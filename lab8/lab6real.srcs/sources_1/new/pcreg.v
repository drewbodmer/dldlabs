==> flow/design.v <==
`timescale 1ns / 1ps
module pcreg(input pb_clk_debounced, input right_pb_rst_general, input[7:0] immediate, input take_branch, output reg [7:0] pc);
    always @(posedge pb_clk_debounced, posedge right_pb_rst_general) begin
        if (right_pb_rst_general)
            pc = 8'b00000000;
        else if (take_branch)
            pc = pc + immediate;
        else
            pc = pc + 1;
    end
endmodule
# Reports on pcreg
# The steps from the RTL of pcreg to its reports follow in flow order.
# Lines are those of the file above, counted from 1.
# Operators: Yosys type, input widths -> output width; for muxes data width and select width s.
# Library cell names are shortened.
# Not given: -
dict set report inputs {
  design {pcreg}
  clk_port {pb_clk_debounced}
  cell_library {sky130hd}
  pvt_corner {tt_025C_1v80}
}

# Elaborated design
# Source: Yosys, flattened and elaborated, memories not mapped. Widths are those after wreduce; folded enables and synchronous resets count as part of the registers. Registers that Yosys merges into a memory's read port (data or address) are not register bits. Print and check cells do not count. Equal cells are merged and count once.
dict set report bits {
  regBits 8
  latchBits 0
  mem_bits_rw 0
  rom_bits 0
  clocked_rd_ports_x_width 0
  mem_count 0
  in_bits 11
  wordCells 4
}
dict set report op_classes {
  add_sub_neg 2
  mul 0
  div_mod_pow 0
  cmp 0
  n_eq 0
  shifts 0
  muxes 1
  n_logic 0
  n_reduce_logical 0
}
# op count
set ops {}
lappend ops {{$add 8x1->8 const B} 1}
lappend ops {{$add 8x8->8} 1}
lappend ops {{$mux 8} 1}

# Logic depth
# Yosys ltp: most cells in a row. Word level: on the elaborated netlist, between registers, memories and ports. Mapped: between sequential cells and ports; inverters and the memories' decode and read muxes count.
dict set report logic_depth {
  ltp_word 2
  ABC_AREA 0
  mapped_depth 8
  ltp_nobuf 8
}

# Synthesis result
# Yosys stat after the flow's synthesis: flattened, memories mapped to cells. It holds for the ABC_AREA given above (unset counts as 0); a run with the other value may have another netlist.
dict set report mapped {
  cells 56
  yosys_area_um2 550.5
  seq_area_um2 200.2
  ffs 8
  buf_cells 0
}
# type count area_total_um2
set types {}
lappend types {dfrtp_1 8 200.192}
lappend types {ha_1 7 87.584}
lappend types {xnor2_1 4 35.034}
lappend types {and2_1 5 31.28}
lappend types {a21oi_1 5 25.024}
lappend types {inv_1 6 22.522}
lappend types {fa_1 1 20.019}
lappend types {nand3_1 3 15.014}
lappend types {nor2b_4 1 13.763}
lappend types {nand2_1 3 11.261}
lappend types {and3b_1 1 8.758}
lappend types {o31a_1 1 8.758}
lappend types {xor2_1 1 8.758}
lappend types {a21o_1 1 7.507}
lappend types {o211ai_1 1 7.507}
lappend types {o21a_1 1 7.507}
lappend types {or4_1 1 7.507}
lappend types {a31oi_1 1 6.256}
# Other cell types: 5; their cells: 5.

# Path before layout
# Path of least setup slack by OpenSTA after synthesis, without wires, with an ideal clock, recovery checks aside; 20% of the period is set as input and as output delay. Where synthesis merged equal registers, the netlist keeps one of their names.
dict set report synth_timing {
  path_type {in2reg}
  startpoint {in immediate[0]}
  endpoint {reg pc[6]}
  period_ns 1.85
  launch_ns 0.370
  arrival_ns 1.734
  path_slack_ns 0.047
  path_delay_ns 1.433
  path_stages 8
  path_buffers 0
  period_less_setup_slack_ns 1.803
}
# "path_delay_ns" is the arrival time less input delay plus setup time.
# "path_stages" counts driving pins, that of a launching flip-flop among them; a cell with two outputs on the path counts twice.
# "period_less_setup_slack_ns" is the clock period less the worst setup slack; recovery checks do not enter. This is arithmetic on one report: input and output delays are still those of the set period (20% each).
# Between the ends stands the longest chain of elaborated cells between them, by number of cells; it is not shown to be the way that was timed. Of several equally long chains one is given.
# Each line given opens the expression or statement behind the cell; cells for indexed reads and writes are added by Yosys, which also makes memories of some case tables.
# At most two assigning lines are given for a register; there are more.
dict set report synth_between {
  path_cell_list {nand2b_1 -> ha_1 -> inv_1 -> fa_1 -> nor2b_4 -> o31a_1 -> or4_1 -> nand3_1}
  elab_chain_cells 2
  cone_cells 2
  cone_classes {add/sub (1); mux (1)}
}
# item line_no
set synth_lines {}
lappend synth_lines {{start, declared} 2} ;# module pcreg(input pb_clk_debounced, input right_pb_rst_general, input[7:0] immediate, input take_branch, outp ...
lappend synth_lines {{$add 8x8->8} 7} ;# pc = pc + immediate;
lappend synth_lines {{$mux 8} 6} ;# else if (take_branch)
lappend synth_lines {{end, assigned} 7}
lappend synth_lines {{end, assigned} 9} ;# pc = pc + 1;
lappend synth_lines {{end, declared} 2}

# Timing after layout
# Path of least setup slack in the final report of stored run 1 (OpenROAD, finished layout, wires in). Where an end is a register, its clock arrival counts in the times.
dict set report layout_timing {
  path_type {in2reg}
  startpoint {in take_branch}
  endpoint {reg pc[6]}
  period_ns 2.52
  launch_ns 0.50
  arrival_ns 2.41
  path_slack_ns 0.28
  path_stages 9
  path_buffers 1
}
# Between the ends stands the longest chain of elaborated cells between them, by number of cells; it is not shown to be the way that was timed. Of several equally long chains one is given.
# At most two assigning lines are given for a register; there are more.
dict set report layout_between {
  path_cell_list {clkdlybuf4s50_1 -> nand2b_1 -> ha_1 -> inv_1 -> fa_1 -> nor2b_4 -> o31a_1 -> or4_1 -> nand3_1}
  elab_chain_cells 1
  cone_cells 1
  cone_classes {mux (1)}
}
# item line_no
set layout_lines {}
lappend layout_lines {{start, declared} 2} ;# module pcreg(input pb_clk_debounced, input right_pb_rst_general, input[7:0] immediate, input take_branch, outp ...
lappend layout_lines {{$mux 8} 6} ;# else if (take_branch)
lappend layout_lines {{end, assigned} 7} ;# pc = pc + immediate;
lappend layout_lines {{end, assigned} 9} ;# pc = pc + 1;
lappend layout_lines {{end, declared} 2}

==> runs of pcreg <==
Design pcreg on sky130hd. What follows are 2 stored runs of the flow, each under its own settings; their order means nothing. The constraints put input and output delay at 20% of the set period each and load the outputs with 0.01 pF.
"period_less_ws_ns" means the clock period less the worst setup slack. The figure is calculated, with input and output delays left at 20% of the set period.
"worstPathTime_ns": the worst setup path's part of the clock period (all of it between registers, 20% less for each end at a port) less its slack. A launch clock that arrives late makes it longer, a capture clock that arrives late makes it shorter.
"power_uw" is the tool's figure for a default switching activity; nothing was simulated.

# stored run 1
==> flow/run.sh <==
#!/bin/bash
# the make line also repeats the synthesis and layout settings of config.mk as NAME=value (left out here)
make -C /OpenROAD-flow-scripts/flow DESIGN_CONFIG=/design/flow/config.mk WORK_HOME=/design/flow/orfs CLKGATE_MAP_FILE= finish
==> flow/config.mk <==
export PLATFORM = sky130hd
export DESIGN_NAME = pcreg
export DESIGN_NICKNAME = pcreg
export VERILOG_FILES = /design/flow/design.v
export SDC_FILE = /design/flow/constraint.sdc
export NUM_CORES = 4
export LEC_CHECK = 0
export ABC_AREA = 0
export CAP_MARGIN = 20
export CELL_PAD_IN_SITES_DETAIL_PLACEMENT = 0
export CORE_MARGIN = 2
export CORE_UTILIZATION = 15
export CTS_CLUSTER_DIAMETER = 122
export CTS_CLUSTER_SIZE = 88
export MAX_ROUTING_LAYER = met5
export MIN_ROUTING_LAYER = met1
export PLACE_DENSITY_LB_ADDON = 0.14
export SETUP_SLACK_MARGIN = -0.14
export SLEW_MARGIN = 20
==> flow/constraint.sdc <==
create_clock -name core_clock -period 2.52 [get_ports {pb_clk_debounced}]
set_input_delay 0.5040 -clock core_clock [delete_from_list [all_inputs] [get_ports {pb_clk_debounced}]]
set_output_delay 0.5040 -clock core_clock [all_outputs]
set_load 0.01 [all_outputs]

==> stored run 1: results <==
timing.setup.ws_ns=0.276
final_cell_area_um2=877.1
utilization_pct=24.3
worstPathTime_ns=1.74
worst_setup_path_type="in2reg"
worst_hold_slack_ns=0.510
synthesis_area_um2=550.5
die_footprint_um2=4170.6
period_less_ws_ns=2.244
power_uw=989.7
setup_tns_ns=0.000

# stored run 2
==> flow/run.sh <==
#!/bin/bash
# the make line also repeats the synthesis and layout settings of config.mk as NAME=value (left out here)
make -C /OpenROAD-flow-scripts/flow DESIGN_CONFIG=/design/flow/config.mk WORK_HOME=/design/flow/orfs CLKGATE_MAP_FILE= finish
==> flow/config.mk <==
export PLATFORM = sky130hd
export DESIGN_NAME = pcreg
export DESIGN_NICKNAME = pcreg
export VERILOG_FILES = /design/flow/design.v
export SDC_FILE = /design/flow/constraint.sdc
export NUM_CORES = 4
export LEC_CHECK = 0
export CAP_MARGIN = 5
export CELL_PAD_IN_SITES_DETAIL_PLACEMENT = 0
export CORE_ASPECT_RATIO = 0.7
export CORE_MARGIN = 2
export CORE_UTILIZATION = 65
export CTS_CLUSTER_SIZE = 17
export GPL_TIMING_DRIVEN = 0
export MAX_ROUTING_LAYER = met5
export SETUP_SLACK_MARGIN = -0.1
export SLEW_MARGIN = 20
==> flow/constraint.sdc <==
create_clock -name core_clock -period 1.08 [get_ports {pb_clk_debounced}]
set_input_delay 0.2160 -clock core_clock [delete_from_list [all_inputs] [get_ports {pb_clk_debounced}]]
set_output_delay 0.2160 -clock core_clock [all_outputs]
set_load 0.01 [all_outputs]

==> stored run 2: results <==
outcome="not finished: floorplanning ended with error PDN-0185"
